==> flow/design.v <==
module cube (input clock,
             input reset,
             input logic [31:0] num,
             output logic [31:0] result);
  logic [31:0] num0;
  logic [31:0] num1;
  logic [31:0] num2;
  logic [31:0] num3;
  always_ff @(posedge clock) begin
    if (reset == 1'b1) begin
    	num0 <= 32'b0;
      num1 <= 32'b0;
      num2 <= 32'b0;
      num3 <= 32'b0;
    end
    else begin
      num0 <= num;
      num1 <= num;
      num2 <= num1;
      num3 <= num1*num0;
      result <= num3*num2;
    end
  end
endmodule
* Step by step through the tools: cube *
The steps from the RTL of cube to its reports follow in flow order.
Lines are those of the file above, counted from 1.
Operators: Yosys type, input widths -> output width; for muxes data width and select width s.
Cell names lack the library's common part.
Not given: n/a

inputs
  top = cube
  clock input = clock
  standard-cell library = sky130hd
  library corner = tt_025C_1v80

* Elaborated design *
Yosys after proc, flatten, opt, wreduce and memory -nomap, before mapping. Enables and synchronous resets that opt folds into registers are not counted as muxes. Memory bits, and registers merged into a memory's read port (data or address), are not among the register bits. Print and check cells are not counted. Equal cells are merged and count once.

bit counts
  flip-flop bits (word level) = 128
  bits of input ports = 34
  output and inout port bits = 32
  cells after elaboration = 6

operators by class
  $mul = 2

operators by type and width
  kind            count
  $mul 32x32->32  2

* Logic depth *
Longest topological path by Yosys (ltp), each cell counted once; first at word level (registers and memories cut), then after technology mapping (sequential cells cut; the memories' decode and read muxes count).

depth
  word-level depth = 1
  ABC_AREA = 0
  mapped depth = 28
  depth with buffers taken out = 26

* Synthesis result *
The flow's flattened synthesis, as Yosys stat reports it; memories are mapped. The netlist is that of the ABC_AREA named above (0 if unset); the other value can give another one.
Totals and module areas in this step are rounded.

cells by type
  type      count  area in all (um2)
  fa_1      762    1.53E+04
  ha_1      253    3.17E+03
  inv_1     836    3138.01
  and2_1    422    2.64E+03
  dfxtp_1   94     1.88E+03
  nand2_1   333    1.25E+03
  edfxtp_1  32     960.922
  xnor2_1   98     858.323
  clkbuf_1  129    484.214
  nor2b_1   68     425.408
  xor2_1    35     306.544
  nor2_1    59     221.462
  a21oi_1   44     220.211
  a21o_1    25     187.68
  o21a_1    12     90.086
  a211oi_1  8      60.058
  o21bai_1  7      52.55
  nor3_1    10     50.048

Not listed: further types 48, cells in them 97.

synthesis totals
  cell count = 3324
  synthesis area = 32000 um2
  area of sequential cells = 2800 um2
  flip-flops = 126
  buffers = 130

* Worst setup path after synthesis *
Path of least setup slack by OpenSTA after synthesis, without wires, with an ideal clock, recovery checks aside; 20% of the period is set as input and as output delay. Where synthesis merged equal registers, the netlist keeps one of their names.

timing after synthesis
  path kind = register to register
  from = register num1[4]
  to = register num3[29]
  clock period = 12.4 ns
  library setup time = 0.122 ns
  launch time at the first pin = 0.000 ns
  arrival time = 6.771 ns
  required time = 12.278 ns
  slack = 5.507 ns
  delay of the path = 6.893 ns
  stages on the path = 26
  buffers on the path = 2
  synthesis period reached = 6.893 ns

"delay of the path" is the arrival time less input delay plus setup time.
"stages on the path": output pins that drive a net of the path, with the launching flip-flop's if there is one; two outputs of one cell count as two.
"synthesis period reached" is the clock period less the worst setup slack; recovery checks do not enter. This is arithmetic on one report: input and output delays are still those of the set period (20% each).
Between the ends stands the longest chain of elaborated cells between them, by number of cells; it is not shown to be the way that was timed. Of several equally long chains one is given.
A line is the first line of the expression or statement that the cell stems from. Yosys adds cells for indexed reads and writes and turns some case tables into memories.

on the way, after synthesis
  cells stage by stage = dfxtp_1 clkbuf_1 nand2_1 fa_1 inv_1 fa_1 inv_1 fa_1 fa_1 inv_1 fa_1 inv_1 fa_1 inv_1 fa_1 fa_1 ha_1 clkbuf_1 nand4_1 nor2_1 a211oi_2 a211oi_2 nor2_4 o21ai_2 a2111oi_2 a311o_1
  length of the longest elaborated chain = 1
  elaborated cells between the ends (all ways) = 1
  source lines of those cells = 1
  classes of those cells = 1 x mul

ends and longest elaborated chain, after synthesis
  item            line  text
  from (decl)     6     logic [31:0] num1;
  from (assign)   12    num1 <= 32'b0;
  from (assign)   18    num1 <= num;
  $mul 32x32->32  20    num3 <= num1*num0;
  to (assign)     14    num3 <= 32'b0;
  to (assign)     20
  to (decl)       8     logic [31:0] num3;

* Timing after layout *
Path of least setup slack in the final report of stored run 1 (OpenROAD, finished layout, wires in). Where an end is a register, its clock arrival counts in the times.

timing post-layout
  path kind = register to register
  from = register num1[5]
  to = register num3[26]
  clock period = 6.52 ns
  library setup time = 0.14 ns
  launch time at the first pin = 0.51 ns
  arrival time = 7.08 ns
  required time = 6.88 ns
  slack = -0.21 ns
  stages on the path = 27
  buffers on the path = 4

Between the ends stands the longest chain of elaborated cells between them, by number of cells; it is not shown to be the way that was timed. Of several equally long chains one is given.

on the way, post-layout
  cells stage by stage = dfxtp_4 buf_12 nand2_4 fa_1 inv_1 fa_1 fa_1 inv_2 fa_1 inv_1 fa_1 inv_1 fa_1 inv_1 fa_1 fa_1 ha_4 buf_6 nand4_1 o22ai_4 o41ai_4 buf_4 o311ai_4 buf_4 a21oi_2 xor2_1 nor2_1
  length of the longest elaborated chain = 1
  elaborated cells between the ends (all ways) = 1
  source lines of those cells = 1
  classes of those cells = 1 x mul

ends and longest elaborated chain, post-layout
  item            line  text
  from (decl)     6     logic [31:0] num1;
  from (assign)   12    num1 <= 32'b0;
  from (assign)   18    num1 <= num;
  $mul 32x32->32  20    num3 <= num1*num0;
  to (assign)     14    num3 <= 32'b0;
  to (assign)     20
  to (decl)       8     logic [31:0] num3;

Subject: flow runs of cube

Hi,

Below are 2 stored runs of the flow (Yosys, OpenROAD; platform sky130hd) on cube, each with its settings and what was measured, unordered. Constraints: input delay and output delay 20% of the set period each, output load 0.01 pF.
"clock period achieved" = clock period - worst setup slack. The figure is calculated, with input and output delays left at 20% of the set period.
"critical path time" is the time allowed to the run's worst setup path (the clock period less input and output delay, where it has them) less its slack. Clock arrival times count: a late capture clock shortens it, a late launch clock lengthens it.
"total power after layout": no workload was simulated; the value follows from the tool's default switching activity.
The results are shown rounded.
Among the settings, n/a means not set for that run.

name                                   stored run 1          stored run 2
period_ns                              6.52                  6.68
CORE_UTILIZATION                       33                    65
SETUP_SLACK_MARGIN                     1.7                   1.11
PLACE_DENSITY_LB_ADDON                 0.04                  0.22
TNS_END_PERCENT                        10                    n/a
GPL_TIMING_DRIVEN                      1                     n/a
CTS_CLUSTER_SIZE                       63                    n/a
CAP_MARGIN                             5                     20
SLEW_MARGIN                            5                     20
MIN_ROUTING_LAYER                      met2                  met1
MAX_ROUTING_LAYER                      met5                  n/a
CORE_MARGIN                            2                     8
CELL_PAD_IN_SITES_GLOBAL_PLACEMENT     n/a                   0
total power after layout (uW)          11000                 10000
standard-cell area after layout (um2)  40000                 38000
worst hold slack after layout (ns)     0.49                  0.47
total negative setup slack (ns)        -1.2                  -0.15
utilization after layout               0.41                  0.77
total die area (um2)                   99000                 57000
critical path time (ns)                6.73                  6.76
critical path type                     register to register  register to register
Yosys chip area after synthesis (um2)  32000                 32000
clock period achieved (ns)             6.728                 6.755
worst setup slack after layout (ns)    -0.21                 -0.075

Regards

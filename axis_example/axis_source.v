==> flow/design.v <==
module axis_source #(AXIS_WIDTH = 32)
                                  (input clk,
                                   input reset,
                                   input en,
                                   input [AXIS_WIDTH-1:0] init_data,
                                   output m_axis_tvalid,
                                   output [AXIS_WIDTH-1:0] m_axis_tdata,
                                   input m_axis_tready);
   wire [AXIS_WIDTH-1:0] data_next;
   reg [AXIS_WIDTH-1:0] data_i;
   reg valid_i;
   assign data_next = data_i + 1'b1;  
   assign m_axis_tvalid = valid_i;
   assign m_axis_tdata = data_i;
   always @ (posedge clk) begin
      if (reset) begin
         valid_i <= 1'b0;
      end
      else begin 
         if (en) begin   
            valid_i <= 1'b1;
         end
         else begin
            if (valid_i && m_axis_tready) begin  
               valid_i <= 1'b0;
            end
         end
      end
   end
   always @ (posedge clk) begin
      if (reset) begin
         data_i <= {AXIS_WIDTH{1'b0}};
      end
      else begin
         if (en) begin
            if (valid_i && m_axis_tready) begin  
               data_i <= data_next;
            end
            else begin
               if (~valid_i) begin
                  data_i <= init_data + 1'b1;
               end
            end
         end
      end
   end
endmodule
# Step by step through the tools: axis_source
# The steps from the RTL of axis_source to its reports follow in flow order.
# Line numbers count from 1 in the design file above.
# Operators: Yosys type, input widths -> output width; for muxes data width and select width s.
# Cell names lack the library's common part.
# The mark - stands for no value.
[design]
top_module = "axis_source"
clk_port = "clk"
cell_library = "sky130hd"
corner = "tt_025C_1v80"

# Word-level counts
# Source: Yosys, flattened and elaborated, memories not mapped. Widths are those after wreduce. Registers that Yosys merges into a memory's read port (data or address) are not register bits. Print and check cells do not count. Equal cells are merged and count once.
[op_classes]
equal = 1
add_sub_neg = 2
reduce_and_logical = 3
mux = 4
[ops]
columns = ["op", "n"]
rows = [
  ["$add 32x1->32 const B", 2],
  ["$mux 32", 2],
  ["$ne 2x1->1 const B", 1],
  ["$reduce_and 2->1", 1],
  ["$reduce_bool 2->1", 1],
  ["$mux 1", 2],
  ["$logic_and 1x1->1", 1],
]
[bits]
word_cells = 12
inputBits = 36
output_inout_bits = 33
register_bits = 33

# Logic depth
# Yosys ltp: most cells in a row. Word level: on the elaborated netlist, between registers, memories and ports. Mapped: between sequential cells and ports; inverters and the memories' decode and read muxes count.
[logic_depth]
word_depth = 3
abc_area = 1
mapped_depth = 15
depth_no_buf = 14

# Mapped cells and area
# Source: synth_stat.txt of the flow (Yosys; design flattened, memories mapped). It holds for the ABC_AREA given above (unset counts as 0); a run with the other value may have another netlist.
# The area totals of this step are shown rounded.
[mapped]
buffers = 18
ff_cells = 33
mapped_area_um2 = 2600
seq_area_um2 = 660
cells = 467
[types]
columns = ["type", "n", "area_total_um2"]
rows = [
  ["dfxtp_1", 33, 660.634],
  ["nand2_1", 147, 551.779],
  ["nor2_1", 86, 322.81],
  ["nand3_1", 61, 305.293],
  ["inv_1", 52, 195.187],
  ["o21ai_0", 24, 120.115],
  ["nor2_4", 7, 78.826],
  ["xor2_1", 8, 70.067],
  ["a21oi_1", 13, 65.062],
  ["buf_6", 5, 56.304],
  ["nand2_2", 6, 37.536],
  ["xnor2_1", 3, 26.275],
  ["nor2_2", 4, 25.024],
  ["buf_4", 3, 22.522],
  ["buf_2", 4, 20.019],
  ["clkbuf_1", 5, 18.768],
  ["ha_1", 1, 12.512],
  ["nand2_4", 1, 11.261],
]
# Other cell types: 4; their cells: 4.

# Worst setup path after synthesis
# Path of least setup slack by OpenSTA after synthesis, without wires, with an ideal clock, recovery checks aside; 20% of the period is set as input and as output delay. Where synthesis merged equal registers, the netlist keeps one of their names.
[synth_timing]
path_kind = "input-to-reg"
startpoint = "input port m_axis_tready"
endpoint = "register data_i[30]"
path_buffers = 1
period_ps = 5210
t_required_ps = 5101
delay_ps = 1462
setup_ps = 109
arrival_time_ps = 2395
path_stages = 15
input_delay_ps = 1042
slack_ps = 2706
t_first_pin_ps = 1042
period_less_setup_slack_ps = 2504
# "delay_ps" = arrival - input delay + setup time.
# "path_stages" counts driving pins, that of a launching flip-flop among them; a cell with two outputs on the path counts twice.
# "period_less_setup_slack_ps" is the clock period less the worst setup slack; recovery checks do not enter. This is arithmetic on one report: input and output delays are still those of the set period (20% each).
# The rows between start and end are the longest chain of elaborated cells between them; the timing report does not say that the signal goes this way. Where chains are equally long, one stands for them.
# Each line given opens the expression or statement behind the cell; cells for indexed reads and writes are added by Yosys, which also makes memories of some case tables.
# A register here has more assigning lines than the two given.
[synth_between]
cell_sequence = "nand2_2 buf_6 nand2_2 o21ai_2 inv_1 ha_1 nand2_1 nor2_4 nand2_1 nor2_4 nand2_1 nand2_1 nand3_1 nand2_1 inv_1"
elab_chain_cells = 3
cells_between = 4
classes_between = "eq/ne: 1; mux: 1; reduce/logical: 2"
[synth_rtl]
columns = ["element", "line", "source"]
rows = [
  ["start: declaration", 8, "input m_axis_tready);"],
  ["$logic_and 1x1->1", 36, "if (valid_i && m_axis_tready) begin"],
  ["$ne 2x1->1", "-", ""],
  ["$reduce_and 2->1", "-", ""],
  ["end: assignment", 37, "data_i <= data_next;"],
  ["end: assignment", 41, "data_i <= init_data + 1'b1;"],
  ["end: declaration", 10, "reg [AXIS_WIDTH-1:0] data_i;"],
]

# Timing after layout
# From the final timing report of flow run A: the path of least setup slack in the routed layout; clock arrival at registers is part of the times.
# The report prints the path's times to 10 ps; the period is as set.
[layout_timing]
path_kind = "input-to-reg"
startpoint = "input port init_data[0]"
endpoint = "register data_i[28]"
path_stages = 15
input_delay_ps = 700
path_buffers = 1
arrival_time_ps = 2500
t_first_pin_ps = 700
period_ps = 3500
setup_ps = 90
slack_ps = 1180
t_required_ps = 3680
# The rows between start and end are the longest chain of elaborated cells between them; the timing report does not say that the signal goes this way. Where chains are equally long, one stands for them.
# A register here has more assigning lines than the two given.
[layout_between]
cell_sequence = "clkdlybuf4s50_1 inv_1 nand2_2 o21ai_2 inv_1 ha_1 nand2_1 nor2_4 nand2_2 nor2_1 nand2_1 nand2_1 nand3_1 nand2_1 inv_1"
elab_chain_cells = 3
cells_between = 3
lines_between = 3
classes_between = "add/sub: 1; mux: 2"
[layout_rtl]
columns = ["element", "line", "source"]
rows = [
  ["start: declaration", 5, "input [AXIS_WIDTH-1:0] init_data,"],
  ["$add 32x1->32", 41, "data_i <= init_data + 1'b1;"],
  ["$mux 32", 40, "if (~valid_i) begin"],
  ["$mux 32", 36, "if (valid_i && m_axis_tready) begin"],
  ["end: assignment", 37, "data_i <= data_next;"],
  ["end: assignment", 41, ""],
  ["end: declaration", 10, "reg [AXIS_WIDTH-1:0] data_i;"],
]

# Module axis_source, platform sky130hd: 2 stored runs of the flow (Yosys, OpenROAD) with differing settings, in no particular order. Input and output delays are each 20% of the period that was set; the output load is 0.01 pF.
# "period_reached_ps" is the run's clock period less its worst setup slack. It is reckoned from that one timing run; input and output delays stay at 20% of the period that was set.
# "final_power_mw" is the tool's figure for a default switching activity; nothing was simulated.
# The results are shown rounded.

[[run]]
name = "flow run A"
[run.settings]
period_ns = 3.5
CORE_UTILIZATION = 39
SETUP_SLACK_MARGIN = 0.9
PLACE_DENSITY_LB_ADDON = 0.13
TNS_END_PERCENT = 75
ABC_AREA = 1
GPL_TIMING_DRIVEN = 0
GPL_ROUTABILITY_DRIVEN = 1
CTS_CLUSTER_DIAMETER = 83
SLEW_MARGIN = 0
MIN_ROUTING_LAYER = "met1"
CAP_MARGIN = 20
CORE_MARGIN = 2
[run.results]
yosys_chip_area_um2 = 2600
design.die.area_um2 = 7400
layout_utilization_pct = 54
setup_ws_ps = 1200
final_setup_tns_ps = 0
final_power_mw = 1.1
period_reached_ps = 2320

[[run]]
name = "flow run B"
[run.settings]
period_ns = 3.05
CORE_UTILIZATION = 55
SETUP_SLACK_MARGIN = 0.03
PLACE_DENSITY_LB_ADDON = 0.03
HOLD_SLACK_MARGIN = 0.21
CORE_ASPECT_RATIO = 1.13
CORE_MARGIN = 9
TNS_END_PERCENT = 10
ABC_AREA = 1
GPL_ROUTABILITY_DRIVEN = 1
CAP_MARGIN = 30
SLEW_MARGIN = 5
MIN_ROUTING_LAYER = "met2"
MAX_ROUTING_LAYER = "met5"
[run.results]
yosys_chip_area_um2 = 2600
design.die.area_um2 = 7600
layout_utilization_pct = 76
setup_ws_ps = 560
final_setup_tns_ps = 0
final_power_mw = 1.3
period_reached_ps = 2487

==> flow/design.v <==
module axis_pipe #(AXIS_WIDTH = 32)
                                  (input clk,
                                   input reset,
                                   input s_axis_tvalid,
                                   input [AXIS_WIDTH-1:0] s_axis_tdata,
                                   output s_axis_tready,
                                   output m_axis_tvalid,
                                   output [AXIS_WIDTH-1:0] m_axis_tdata,
                                   input m_axis_tready);
   reg s_axis_tready_i;
   wire no_stall;
   reg s_axis_tvalid_1d;
   reg [AXIS_WIDTH-1:0] s_axis_tdata_1d;
   reg m_axis_tvalid_i;
   reg [AXIS_WIDTH-1:0] m_axis_tdata_i;
   wire [AXIS_WIDTH-1:0] data_mux;
   wire valid_mux;
   assign valid_mux = s_axis_tready_i ? s_axis_tvalid : s_axis_tvalid_1d;
   assign data_mux =  s_axis_tready_i ? s_axis_tdata : s_axis_tdata_1d;
   assign no_stall = (~m_axis_tvalid_i | m_axis_tready);
   assign s_axis_tready = s_axis_tready_i;
   assign m_axis_tvalid = m_axis_tvalid_i;
   assign m_axis_tdata = m_axis_tdata_i;
   always @ (posedge clk) begin
      if (reset) begin
         s_axis_tready_i <= 1'b1;
      end
      else begin 
         if (no_stall) begin
            s_axis_tready_i <= 1'b1;
         end
         else begin
            if (valid_mux) begin
               s_axis_tready_i <= 1'b0;
            end
         end
      end
   end
   always @ (posedge clk) begin
      if (reset) begin
         s_axis_tvalid_1d <= 1'b0;
         s_axis_tdata_1d <= {AXIS_WIDTH{1'b0}};   
      end
      else begin
         if (s_axis_tready_i) begin
            s_axis_tvalid_1d <= s_axis_tvalid;
            s_axis_tdata_1d <= s_axis_tdata;   
         end
      end
   end
   always @ (posedge clk) begin
      if (reset) begin
         m_axis_tvalid_i <= 1'b0;
      end
      else begin 
         if (valid_mux) begin
            m_axis_tvalid_i <= 1'b1;
         end
         else begin
            if (m_axis_tready) begin  
               m_axis_tvalid_i <= 1'b0;
            end
         end
      end
   end
   always @ (posedge clk) begin
      if (reset) begin
         m_axis_tdata_i <= {AXIS_WIDTH{1'b0}};
      end
      else begin
         if (no_stall) begin             
            m_axis_tdata_i <= data_mux;
         end
      end
   end
endmodule
**From RTL to reports: axis_pipe**

What the tools print for axis_pipe, step after step.
Lines are those of the file above, counted from 1.
Operators carry their Yosys type and port widths (W data, S select, Z words).
Library cell names are shortened.
The mark -- stands for no value.

- Top module: axis_pipe
- Clock input: clk
- Cell library: sky130hd
- Corner: tt_025C_1v80

**Word level**

Counts by Yosys on the flattened word-level netlist (proc, flatten, opt, wreduce; memories kept). Register bits leave out memories and registers merged into their read ports (data or address). Print and check cells are left out. Cells with the same type and inputs are merged into one.

- Bits in registers: 67
- Input bits: 36
- Cells after elaboration: 13

- Mux-type cells: 4
- Bitwise gates (word level): 2
- Reduce/logical cells: 2

Operators with widths:

| cell | number |
|---|---|
| $mux W32 | 1 |
| $mux W1 | 3 |
| $reduce_bool A2 Y1 | 1 |
| $reduce_or A2 Y1 | 1 |
| $or A1 B1 Y1 | 1 |
| $not A1 Y1 | 1 |

**Logic depth**

Depth = most cells in a row (Yosys ltp): at word level without a register or memory, in the mapped netlist without a sequential cell, where the memories' decode and read muxes count.

- Depth in word-level cells: 3
- ABC_AREA: 0
- Gate-level depth with buffers: 5
- Mapped depth without buffers: 2

**Netlist**

The flow's flattened synthesis, as Yosys stat reports it; memories are mapped. The netlist is that of the ABC_AREA named above (0 if unset); the other value can give another one.
Totals and module areas in this step are rounded.

Cells by type:

| cell | number | area in all (um^2) |
|---|---|---|
| dfxtp_1 | 67 | 1.34E+03 |
| a211oi_2 | 29 | 362.848 |
| mux2i_1 | 33 | 330.317 |
| nor3b_1 | 32 | 240.23 |
| nor2_1 | 33 | 123.869 |
| buf_12 | 3 | 60.058 |
| buf_6 | 3 | 33.782 |
| clkbuf_1 | 9 | 33.782 |
| a211oi_1 | 3 | 22.522 |
| buf_4 | 3 | 22.522 |
| buf_2 | 3 | 15.014 |
| nand2b_4 | 1 | 13.763 |
| a211o_1 | 1 | 8.758 |
| a21oi_1 | 1 | 5.005 |
| buf_1 | 1 | 3.754 |
| inv_1 | 1 | 3.754 |

- Mapped cells: 223
- Chip area (Yosys): 2,621 um^2
- Mapped flip-flops: 67
- Buffer cells: 22

**Worst setup path after synthesis**

OpenSTA on the mapped netlist: ideal clock, no wires. The path of least setup slack (recovery checks aside). Input and output delay are each 20% of the period. Register names are those of the netlist, which keeps one name where synthesis merged equal registers.

- Path type: reg2reg
- Start point: reg s_axis_tready_i
- End point: reg m_axis_tdata_i[10]
- Clock period: 1.34 ns
- Library setup time: 0.146 ns
- Launch time at the first pin: 0.000 ns
- Arrival time: 1.067 ns
- Data required time: 1.194 ns
- Slack: 0.127 ns
- Delay of the path: 1.213 ns
- Stages on the path: 5
- Path buffers: 2
- Synthesis period reached: 1.213 ns

"delay of the path" = arrival - input delay + setup time.
"stages on the path": output pins that drive a net of the path, with the launching flip-flop's if there is one; two outputs of one cell count as two.
"synthesis period reached" is the clock period less the worst setup slack; recovery checks do not enter. This is arithmetic on one report: input and output delays are still those of the set period (20% each).
Between the ends stands the longest chain of elaborated cells between them, by number of cells; it is not shown to be the way that was timed. Of several equally long chains one is given.
Each line given opens the expression or statement behind the cell; cells for indexed reads and writes are added by Yosys, which also makes memories of some case tables.
At most two assigning lines are given for a register; there are more.

- Cells stage by stage: dfxtp_1 buf_4 buf_4 mux2i_1 a211oi_2
- Cells in the longest elaborated chain: 1

RTL lines, path after synthesis:

| what | line | RTL |
|---|---|---|
| from (decl) | 10 | `reg s_axis_tready_i;` |
| from (assign) | 26 | `s_axis_tready_i <= 1'b1;` |
| from (assign) | 30 | `s_axis_tready_i <= 1'b1;` |
| $mux W32 | 19 | `assign data_mux =  s_axis_tready_i ? s_axis_tdata : s_axis_tdata_1d;` |
| to (assign) | 68 | `m_axis_tdata_i <= {AXIS_WIDTH{1'b0}};` |
| to (assign) | 72 | `m_axis_tdata_i <= data_mux;` |
| to (decl) | 15 | `reg [AXIS_WIDTH-1:0] m_axis_tdata_i;` |

**Timing after layout**

Path of least setup slack in the final report of run 1 (OpenROAD, finished layout, wires in). Where an end is a register, its clock arrival counts in the times.

- Path type: reg2out
- Start point: reg s_axis_tready_i
- End point: out s_axis_tready
- Clock period: 1.26 ns
- External output delay: 0.25 ns
- Launch time at the first pin: 0.33 ns
- Arrival time: 0.90 ns
- Data required time: 1.01 ns
- Slack: 0.11 ns
- Stages on the path: 2
- Path buffers: 1

At most two assigning lines are given for a register; there are more.

- Cells stage by stage: dfxtp_4 buf_6
- Cells in the longest elaborated chain: 0

RTL lines, path after layout:

| what | line | RTL |
|---|---|---|
| from (decl) | 10 | `reg s_axis_tready_i;` |
| from (assign) | 26 | `s_axis_tready_i <= 1'b1;` |
| from (assign) | 30 | `s_axis_tready_i <= 1'b1;` |
| to (decl) | 6 | `output s_axis_tready,` |

Stored flow runs of axis_pipe (2 of them; Yosys, OpenROAD, sky130hd). They differ in their settings and are not a sequence. Constraints: input delay and output delay 20% of the set period each, output load 0.01 pF.
"reached clock period" = clock period - worst setup slack. The figure is calculated, with input and output delays left at 20% of the set period.
"power consumption": no workload was simulated; the value follows from the tool's default switching activity.
Values from the reports are rounded here.

### Run 1

Settings: `period_ns=1.26`, `SETUP_SLACK_MARGIN=0.36`, `CAP_MARGIN=20`, `CORE_MARGIN=2`, `CORE_UTILIZATION=40`, `SLEW_MARGIN=20`

- Cell area after synthesis: 2,621 um^2
- Die outline area: 7,216 um^2
- Utilization after routing: 64.2%
- Worst slack on setup checks: 0.107 ns
- Setup TNS: 0.000 ns
- Smallest hold slack: 0.252 ns
- Power consumption: 4.634 mW
- Reached clock period: 1.153 ns

### Run 2

Settings: `period_ns=1.12`, `CORE_UTILIZATION=26`, `SETUP_SLACK_MARGIN=0.06`, `PLACE_DENSITY=0.65`, `CORE_ASPECT_RATIO=1.06`, `CORE_MARGIN=6`, `CELL_PAD_IN_SITES_GLOBAL_PLACEMENT=0`, `GPL_ROUTABILITY_DRIVEN=0`, `CTS_CLUSTER_SIZE=45`, `CTS_CLUSTER_DIAMETER=398`, `CAP_MARGIN=25`, `SLEW_MARGIN=40`

- Cell area after synthesis: 2,621 um^2
- Die outline area: 12,640 um^2
- Utilization after routing: 40.1%
- Worst slack on setup checks: -0.002 ns
- Setup TNS: -0.002 ns
- Smallest hold slack: 0.271 ns
- Power consumption: 5.471 mW
- Reached clock period: 1.122 ns
